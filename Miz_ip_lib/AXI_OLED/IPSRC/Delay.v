==> flow/design.v <==
`timescale 1ns / 1ps
module Delay(
    CLK,
    RST,
    DELAY_MS,
    DELAY_EN,
    DELAY_FIN
    );
    input CLK;
    input RST;
    input [11:0] DELAY_MS;
    input DELAY_EN;
    output DELAY_FIN;
	wire DELAY_FIN;
	reg [31:0] current_state = "Idle";						 
	reg [16:0] clk_counter = 17'b00000000000000000;		 
	reg [11:0] ms_counter = 12'h000;							 
	assign DELAY_FIN = (current_state == "Done" && DELAY_EN == 1'b1) ? 1'b1 : 1'b0;
	always @(posedge CLK) begin
			if(RST == 1'b1) begin
					current_state <= "Idle";
			end
			else begin
					case(current_state)
							"Idle" : begin
									if(DELAY_EN == 1'b1) begin
											current_state <= "Hold";
									end
							end
							"Hold" : begin
									if(ms_counter == DELAY_MS) begin
											current_state <= "Done";
									end
							end
							"Done" : begin
									if(DELAY_EN == 1'b0) begin
											current_state <= "Idle";
									end
							end
							default : current_state <= "Idle";
					endcase
			end
	end
	always @(posedge CLK) begin
			if(current_state == "Hold") begin
					if(clk_counter == 17'b11000011010100000) begin		 
							clk_counter <= 17'b00000000000000000;
							ms_counter <= ms_counter + 1'b1;					 
					end
					else begin
							clk_counter <= clk_counter + 1'b1;
					end
			end
			else begin																 
					clk_counter <= 17'b00000000000000000;
					ms_counter <= 12'h000;
			end
	end
endmodule
## Step by step through the tools: Delay

Tool output for the design above, in the order of the flow.
Lines are those of the file above, counted from 1.
Not given: --

| inputs | value |
|---|---|
| design top | Delay |
| clock | CLK |
| cell library | sky130hd |
| timing corner | tt_025C_1v80 |

## Elaborated design

Counts by Yosys on the flattened word-level netlist (proc, flatten, opt, wreduce; memories kept). Register bits leave out memories and registers merged into their read ports (data or address). Print and check cells are left out. Cells with the same type and inputs are merged into one.

| operators by class | value |
|---|---|
| add/subtract/negate cells | 2 |
| equal/unequal tests | 8 |
| muxes and demuxes | 5 |
| bitwise operators | 1 |
| reduce/logical cells | 3 |

Operator list:

| cell | number |
|---|---|
| 32-bit by 31-bit == test with 1-bit output with constant B | 3 |
| 32-bit case mux with 3-bit select | 1 |
| 32-bit 2-to-1 mux | 3 |
| 17-bit by 1-bit adder with 17-bit output with constant B | 1 |
| 17-bit == test with constant B | 1 |
| 12-bit by 1-bit adder with 12-bit output with constant B | 1 |
| 12-bit == test | 1 |
| 2-bit inequality test with constant B | 3 |
| 3-bit AND reduction | 1 |
| 2-bit OR reduction | 1 |
| 1-bit logical AND | 1 |
| 1-bit inverter | 1 |
| 1-bit 2-to-1 mux | 1 |

| word-level totals | value |
|---|---|
| register bits after elaboration | 61 |
| input bits | 15 |
| cells after elaboration | 22 |

## Logic depth

Yosys ltp: most cells in a row. Word level: on the elaborated netlist, between registers, memories and ports. Mapped: between sequential cells and ports; inverters and the memories' decode and read muxes count.

| logic depth | value |
|---|---|
| depth after elaboration | 3 |
| ABC_AREA | 0 |
| gate-level depth with buffers | 7 |
| gate-level depth less buffers | 6 |

## Mapped cells and area

The flow's flattened synthesis, as Yosys stat reports it; memories are mapped. The netlist is that of the ABC_AREA named above (0 if unset); the other value can give another one.
The area totals of this step are shown rounded.

| mapped netlist | value |
|---|---|
| cells in the netlist | 199 |
| cell area after synthesis | 1730 µm² |
| area of sequential cells | 681 µm² |
| mapped flip-flops | 34 |
| buffer cells | 5 |

Cell types:

| cell | number | area in all (µm²) |
|---|---|---|
| sky130_fd_sc_hd__dfxtp_1 | 34 | 680.653 |
| sky130_fd_sc_hd__xnor2_1 | 22 | 192.685 |
| sky130_fd_sc_hd__nor2_1 | 26 | 97.594 |
| sky130_fd_sc_hd__or4_1 | 8 | 60.058 |
| sky130_fd_sc_hd__nand4_1 | 9 | 56.304 |
| sky130_fd_sc_hd__o31ai_1 | 7 | 52.55 |
| sky130_fd_sc_hd__a21oi_1 | 10 | 50.048 |
| sky130_fd_sc_hd__nand3_1 | 10 | 50.048 |
| sky130_fd_sc_hd__nor4_1 | 7 | 43.792 |
| sky130_fd_sc_hd__xor2_1 | 5 | 43.792 |
| sky130_fd_sc_hd__nand2_1 | 11 | 41.29 |
| sky130_fd_sc_hd__ha_1 | 3 | 37.536 |
| sky130_fd_sc_hd__inv_1 | 10 | 37.536 |
| sky130_fd_sc_hd__nand2b_1 | 4 | 25.024 |
| sky130_fd_sc_hd__nor3_1 | 5 | 25.024 |
| sky130_fd_sc_hd__nor4b_4 | 1 | 23.773 |
| sky130_fd_sc_hd__mux2i_1 | 2 | 20.019 |
| sky130_fd_sc_hd__or3_1 | 3 | 18.768 |

Other cell types: 16; their cells: 22.

## Timing after synthesis

Path of least setup slack by OpenSTA after synthesis, without wires, with an ideal clock, recovery checks aside; 20% of the period is set as input and as output delay. Where synthesis merged equal registers, the netlist keeps one of their names.

| timing after synthesis | value |
|---|---|
| kind | flip-flop to flip-flop |
| start | register clk_counter[0] |
| end | register ms_counter[10] |
| period | 1920 ps |
| setup time | 70 ps |
| time at the first pin | 0 ps |
| arrival time | 1497 ps |
| required time | 1850 ps |
| path slack | 352 ps |
| delay of the path | 1567 ps |
| driving pins on the path | 7 |
| period reached after synthesis | 1568 ps |

"delay of the path" = arrival - input delay + setup time.
"driving pins on the path" counts driving pins, that of a launching flip-flop among them; a cell with two outputs on the path counts twice.
"period reached after synthesis" is the clock period less the worst setup slack; recovery checks do not enter. This is arithmetic on one report: input and output delays are still those of the set period (20% each).
Between the ends stands the longest chain of elaborated cells between them, by number of cells; it is not shown to be the way that was timed. Of several equally long chains one is given.
Each line given opens the expression or statement behind the cell; cells for indexed reads and writes are added by Yosys, which also makes memories of some case tables.
At most two assigning lines are given for a register; there are more.

| on the way, after synthesis | value |
|---|---|
| cell sequence | sky130_fd_sc_hd__dfxtp_1 -> sky130_fd_sc_hd__inv_1 -> sky130_fd_sc_hd__ha_1 -> sky130_fd_sc_hd__and4b_1 -> sky130_fd_sc_hd__nand4_2 -> sky130_fd_sc_hd__or4_1 -> sky130_fd_sc_hd__a21oi_1 |
| length of the longest elaborated chain | 1 |

Ends and longest elaborated chain, after synthesis:

| element | line | RTL |
|---|---|---|
| start, declared | 16 | `reg [16:0] clk_counter = 17'b00000000000000000;` |
| start, assigned | 47 | `clk_counter <= 17'b00000000000000000;` |
| start, assigned | 51 | `clk_counter <= clk_counter + 1'b1;` |
| 17-bit == test | 46 | `if(clk_counter == 17'b11000011010100000) begin` |
| end, assigned | 48 | `ms_counter <= ms_counter + 1'b1;` |
| end, assigned | 56 | `ms_counter <= 12'h000;` |
| end, declared | 17 | `reg [11:0] ms_counter = 12'h000;` |

## Worst path after layout

Path of least setup slack in the final report of entry A (OpenROAD, finished layout, wires in). Where an end is a register, its clock arrival counts in the times.
The report prints the path's times to 10 ps; the period is as set.

| timing post-layout | value |
|---|---|
| kind | flip-flop to flip-flop |
| start | register clk_counter[1] |
| end | register ms_counter[8] |
| period | 1890 ps |
| setup time | 70 ps |
| time at the first pin | 280 ps |
| arrival time | 2030 ps |
| required time | 2100 ps |
| path slack | 80 ps |
| driving pins on the path | 8 |

Between the ends stands the longest chain of elaborated cells between them, by number of cells; it is not shown to be the way that was timed. Of several equally long chains one is given.
At most two assigning lines are given for a register; there are more.

| on the way, post-layout | value |
|---|---|
| cell sequence | sky130_fd_sc_hd__dfxtp_1 -> sky130_fd_sc_hd__inv_1 -> sky130_fd_sc_hd__ha_1 -> sky130_fd_sc_hd__and4b_1 -> sky130_fd_sc_hd__nand4_2 -> sky130_fd_sc_hd__buf_6 -> sky130_fd_sc_hd__or4_1 -> sky130_fd_sc_hd__a21oi_1 |
| length of the longest elaborated chain | 1 |

Ends and longest elaborated chain, post-layout:

| element | line | RTL |
|---|---|---|
| start, declared | 16 | `reg [16:0] clk_counter = 17'b00000000000000000;` |
| start, assigned | 47 | `clk_counter <= 17'b00000000000000000;` |
| start, assigned | 51 | `clk_counter <= clk_counter + 1'b1;` |
| 17-bit == test | 46 | `if(clk_counter == 17'b11000011010100000) begin` |
| end, assigned | 48 | `ms_counter <= ms_counter + 1'b1;` |
| end, assigned | 56 | `ms_counter <= 12'h000;` |
| end, declared | 17 | `reg [11:0] ms_counter = 12'h000;` |

FLOW RESULTS
============

Settings and measured results of 2 stored flow runs for module Delay (sky130hd), not sorted in any way. The constraints put input and output delay at 20% of the set period each and load the outputs with 0.01 pF.
"achieved period": clock period set for the run, less the worst setup slack. It is reckoned from that one timing run; input and output delays stay at 20% of the period that was set.
"critical setup path time": the worst setup path's part of the clock period (all of it between registers, 20% less for each end at a port) less its slack. A launch clock that arrives late makes it longer, a capture clock that arrives late makes it shorter.
"critical setup path time" is known to 10 ps.
Measured values are rounded.
Settings: - = not set for that run.

| stored run | period_ns | CORE_UTILIZATION | SETUP_SLACK_MARGIN | CORE_ASPECT_RATIO | TNS_END_PERCENT | GPL_TIMING_DRIVEN | CTS_CLUSTER_DIAMETER | MAX_ROUTING_LAYER | CAP_MARGIN | CORE_MARGIN | SLEW_MARGIN | PLACE_DENSITY_LB_ADDON | CELL_PAD_IN_SITES_DETAIL_PLACEMENT | CTS_CLUSTER_SIZE | MIN_ROUTING_LAYER | setup slack of the critical path (ps) | achieved period (ps) | area of the die (µm²) | critical setup path time (ps) | critical path type | synthesis area (µm²) | utilization in the final report (%) |
|---|---|---|---|---|---|---|---|---|---|---|---|---|---|---|---|---|---|---|---|---|---|---|
| entry A | 1.89 | 51 | 0.02 | 1.3 | 30 | 1 | 358 | met5 | 20 | 2 | 20 | - | - | - | - | 76 | 1814 | 3870 | 1810 | flip-flop to flip-flop | 1730 | 64.5 |
| entry B | 2.96 | 23 | 0.8 | 0.67 | - | - | - | met5 | 20 | 2 | 30 | 0.0 | 1 | 75 | met2 | 819 | 2141 | 8240 | 960 | input port to output port | 1730 | 29.6 |
