==> flow/design.v <==
`timescale 1ns / 1ps
module SpiCtrl(
    CLK,
    RST,
    SPI_EN,
    SPI_DATA,
    SDO,
    SCLK,
    SPI_FIN
    );
    input CLK;
    input RST;
    input SPI_EN;
    input [7:0] SPI_DATA;
    output SDO;
    output SCLK;
    output SPI_FIN;
	wire  SDO, SCLK, SPI_FIN;
	reg [39:0] current_state = "Idle";		 
	reg [7:0] shift_register = 8'h00;		 
	reg [3:0] shift_counter = 4'h0;			 
	wire clk_divided;						 
	reg [4:0] counter = 5'b00000;				 
	reg temp_sdo = 1'b1;							 
	reg falling = 1'b0;							 
	assign clk_divided = ~counter[4];
	assign SCLK = clk_divided;
	assign SDO = temp_sdo;
	assign SPI_FIN = (current_state == "Done") ? 1'b1 : 1'b0;
	always @(posedge CLK) begin
			if(RST == 1'b1) begin							 
				current_state <= "Idle";
			end
			else begin
				case(current_state)
					"Idle" : begin
						if(SPI_EN == 1'b1) begin
							current_state <= "Send";
						end
					end
					"Send" : begin
						if(shift_counter == 4'h8 && falling == 1'b0) begin
							current_state <= "Done";
						end
					end
					"Done" : begin
						if(SPI_EN == 1'b0) begin
							current_state <= "Idle";
						end
					end
					default : current_state <= "Idle";
				endcase
			end
	end
	always @(posedge CLK) begin
			if(current_state == "Send") begin
				counter <= counter + 1'b1;
			end
			else begin
				counter <= 5'b00000;
			end
	end
	always @(posedge CLK) begin
			if(current_state == "Idle") begin
					shift_counter <= 4'h0;
					shift_register <= SPI_DATA;
					temp_sdo <= 1'b1;
			end
			else if(current_state == "Send") begin
					if(clk_divided == 1'b0 && falling == 1'b0) begin
							falling <= 1'b1;
							temp_sdo <= shift_register[7];
							shift_register <= {shift_register[6:0],1'b0};
							shift_counter <= shift_counter + 1'b1;
					end
					else if(clk_divided == 1'b1) begin
						falling <= 1'b0;
					end
			end
	end
endmodule
# --- From RTL to reports: SpiCtrl ---
# What the tools print for SpiCtrl, step after step.
# Lines are those of the file above, counted from 1.
# Cell names lack the library's common part.
design:
  top_module: "SpiCtrl"
  clk_port: "CLK"
  library: "sky130hd"
  lib_corner: "tt_025C_1v80"

# --- Elaborated design ---
# Source: Yosys, flattened and elaborated, memories not mapped. Widths are those after wreduce. Registers that Yosys merges into a memory's read port (data or address) are not register bits. Print and check cells do not count.
bits:
  mem_bits_ro: 0
  clocked_rd_ports_x_width: 0
  elab_cells: 39
  latchBits: 0
  memories: 0
  output_inout_bits: 3
  ramBits: 0
  register_bits: 59
op_classes:
  n_div: 0
  n_mux: 9
  reduce_logical: 8
  eq_ne: 11
  n_addsub: 2
  shifts: 0
  logic: 3
  mul: 0
  cmp: 0
op_table:
  columns: ["op", "count"]
  rows:
  - ["== test 40 x 31 -> 1 bit (second input constant)", 6]
  - ["parallel mux 40 bit (select 3 bit)", 1]
  - ["2-to-1 mux 40 bit", 3]
  - ["2-to-1 mux 8 bit", 3]
  - ["inequality test 2 bit (second input constant)", 3]
  - ["AND reduction 3 bit", 2]
  - ["adder 5 x 1 -> 5 bit (second input constant)", 1]
  - ["AND reduction 2 bit", 2]
  - ["nonzero test 2 bit", 2]
  - ["adder 4 x 1 -> 4 bit (second input constant)", 1]
  - ["== test 4 bit (second input constant)", 1]
  - ["NOT 1 bit", 3]
  - ["logical AND 1 bit", 2]
  - ["inequality test 2 x 1 -> 1 bit (second input constant)", 1]
  - ["2-to-1 mux 1 bit", 2]

# --- Logic depth ---
# Depth = most cells in a row (Yosys ltp): at word level without a register or memory, in the mapped netlist without a sequential cell, where the memories' decode and read muxes count.
depth:
  ltp_word: 5
  ABC_AREA: 0
  depth_mapped: 5

# --- After synthesis ---
# Yosys stat after the flow's synthesis: flattened, memories mapped to cells. It holds for the ABC_AREA given above (unset counts as 0); a run with the other value may have another netlist.
# Totals and module areas in this step are rounded.
types:
  columns: ["type", "count", "area_total_um2"]
  rows:
  - ["dfxtp_1", 16, 320.307]
  - ["edfxtp_1", 9, 270.259]
  - ["mux2_1", 7, 78.826]
  - ["nand4bb_1", 4, 45.043]
  - ["ha_1", 3, 37.536]
  - ["a21oi_1", 7, 35.034]
  - ["nand3_1", 7, 35.034]
  - ["nand4bb_4", 1, 27.526]
  - ["a21o_1", 3, 22.522]
  - ["nor4bb_1", 2, 20.019]
  - ["o21ai_0", 4, 20.019]
  - ["nand4_1", 3, 18.768]
  - ["nor2b_1", 3, 18.768]
  - ["xnor2_1", 2, 17.517]
  - ["and4bb_4", 1, 16.266]
  - ["inv_1", 4, 15.014]
  - ["nor2_1", 4, 15.014]
  - ["o31ai_1", 2, 15.014]
# Other cell types: 15; their cells: 17.
mapped:
  mapped_area_um2: 1150
  cells: 99
  ffs: 25

# --- Path before layout ---
# OpenSTA on the mapped netlist: ideal clock, no wires. The path of least setup slack (recovery checks aside). Input and output delay are each 20% of the period. Register names are those of the netlist, which keeps one name where synthesis merged equal registers.
synth_path:
  path_type: "register to register"
  start: "register current_state[25]"
  end: "register shift_register[0]"
  setup_slack_ns: 1.066
  delay_ns: 1.904
  t_arrival_ns: 1.517
  path_buffers: 0
  clock_period_ns: 2.97
  stages: 4
  t_first_pin_ns: 0.000
  period_less_setup_slack_ns: 1.904
# "delay_ns" is the arrival time less input delay plus setup time.
# "stages": output pins that drive a net of the path, with the launching flip-flop's if there is one; two outputs of one cell count as two.
# "period_less_setup_slack_ns" is the clock period less the worst setup slack; recovery checks do not enter. This is arithmetic on one report: input and output delays are still those of the set period (20% each).
# The rows between start and end are the longest chain of elaborated cells between them; the timing report does not say that the signal goes this way. Where chains are equally long, one stands for them.
# A line is the first line of the expression or statement that the cell stems from. Yosys adds cells for indexed reads and writes and turns some case tables into memories.
# A register here has more assigning lines than the two given.
# Only ways into the end's enable, where the timed path ends, are counted here.
synth_via:
  path_cell_list: "dfxtp_1 > and4bb_4 > nand2_2 > o31ai_1"
  elab_chain_cells: 3
  cone_cells: 5
  cone_classes: "eq/ne: 2; reduce/logical: 3"
synth_lines:
  columns: ["element", "line", "source"]
  rows:
  - ["start: declaration", 19, "reg [39:0] current_state = \"Idle\";"]
  - ["start: assignment", 32, "current_state <= \"Idle\";"]
  - ["start: assignment", 38, "current_state <= \"Send\";"]
  - ["== test 40 x 31 -> 1 bit", 64, "if(current_state == \"Idle\") begin"]
  - ["nonzero test 2 bit", null, null]
  - ["AND reduction 2 bit", null, null]
  - ["end: assignment", 66, "shift_register <= SPI_DATA;"]
  - ["end: assignment", 73, "shift_register <= {shift_register[6:0],1'b0};"]
  - ["end: declaration", 20, "reg [7:0] shift_register = 8'h00;"]

# --- Timing after layout ---
# From the final timing report of record 1: the path of least setup slack in the routed layout; clock arrival at registers is part of the times.
layout_path:
  path_type: "register to output"
  start: "register current_state[25]"
  end: "output port SPI_FIN"
  out_delay_ns: 0.52
  path_buffers: 1
  t_first_pin_ns: 0.31
  t_arrival_ns: 1.82
  stages: 5
  clock_period_ns: 2.61
  setup_slack_ns: 0.26
# The rows between start and end are the longest chain of elaborated cells between them; the timing report does not say that the signal goes this way. Where chains are equally long, one stands for them.
# A register here has more assigning lines than the two given.
layout_via:
  path_cell_list: "dfxtp_1 > nor4bb_1 > nand2_1 > inv_1 > clkdlybuf4s50_1"
  elab_chain_cells: 2
  cone_cells: 2
  cone_lines: 1
  cone_classes: "eq/ne: 1; mux: 1"
layout_lines:
  columns: ["element", "line", "source"]
  rows:
  - ["start: declaration", 19, "reg [39:0] current_state = \"Idle\";"]
  - ["start: assignment", 32, "current_state <= \"Idle\";"]
  - ["start: assignment", 38, "current_state <= \"Send\";"]
  - ["== test 40 x 31 -> 1 bit", 29, "assign SPI_FIN = (current_state == \"Done\") ? 1'b1 : 1'b0;"]
  - ["2-to-1 mux 1 bit", 29, null]
  - ["end: declaration", 17, "output SPI_FIN;"]

# Measured results for SpiCtrl: 2 stored runs of the Yosys and OpenROAD flow on sky130hd. The settings differ; the order carries no meaning. The constraints put input and output delay at 20% of the set period each and load the outputs with 0.01 pF.
# "timing.achieved_period_ns": clock period set for the run, less the worst setup slack. It is reckoned from that one timing run; input and output delays stay at 20% of the period that was set.
# By "worst_setup_path_time_ns" is meant the share of the clock period that the worst setup path is allowed (20% is reserved at inputs, 20% at outputs), minus its slack. Clock arrival times at its registers enter into it.
# "design_power_w" rests on the timing tool's default activity at the inputs, not on a simulated workload.
# Values from the reports are rounded here.
runs:
  - name: "record 1"
    settings:
      period_ns: 2.61
      CORE_UTILIZATION: 60
      PLACE_DENSITY_LB_ADDON: 0.21
      CORE_MARGIN: 5
      GPL_ROUTABILITY_DRIVEN: 1
      CTS_CLUSTER_DIAMETER: 141
      CAP_MARGIN: 20
      SLEW_MARGIN: 20
    results:
      utilization_pct: 75.6
      die_um2: 2890
      worst_setup_path_time_ns: 1.82
      critical_path_kind: "register to output"
      design_power_w: 0.000729
      setup_worst_slack_ns: 0.264
      synth_chip_area_um2: 1150
      fin_tns_ns: 0.000
      final_cell_area_um2: 1350
      timing.achieved_period_ns: 2.346
  - name: "record 2"
    settings:
      period_ns: 1.56
      CORE_UTILIZATION: 39
      SETUP_SLACK_MARGIN: 0.37
      PLACE_DENSITY: 0.4
      CORE_MARGIN: 2
      TNS_END_PERCENT: 15
      ABC_AREA: 0
      GPL_TIMING_DRIVEN: 0
      CAP_MARGIN: 15
      SLEW_MARGIN: 0
    results:
      utilization_pct: 60.4
      die_um2: 3400
      worst_setup_path_time_ns: 1.28
      critical_path_kind: "register to output"
      design_power_w: 0.00135
      setup_worst_slack_ns: -0.030
      synth_chip_area_um2: 1150
      fin_tns_ns: -0.030
      final_cell_area_um2: 1680
      timing.achieved_period_ns: 1.590
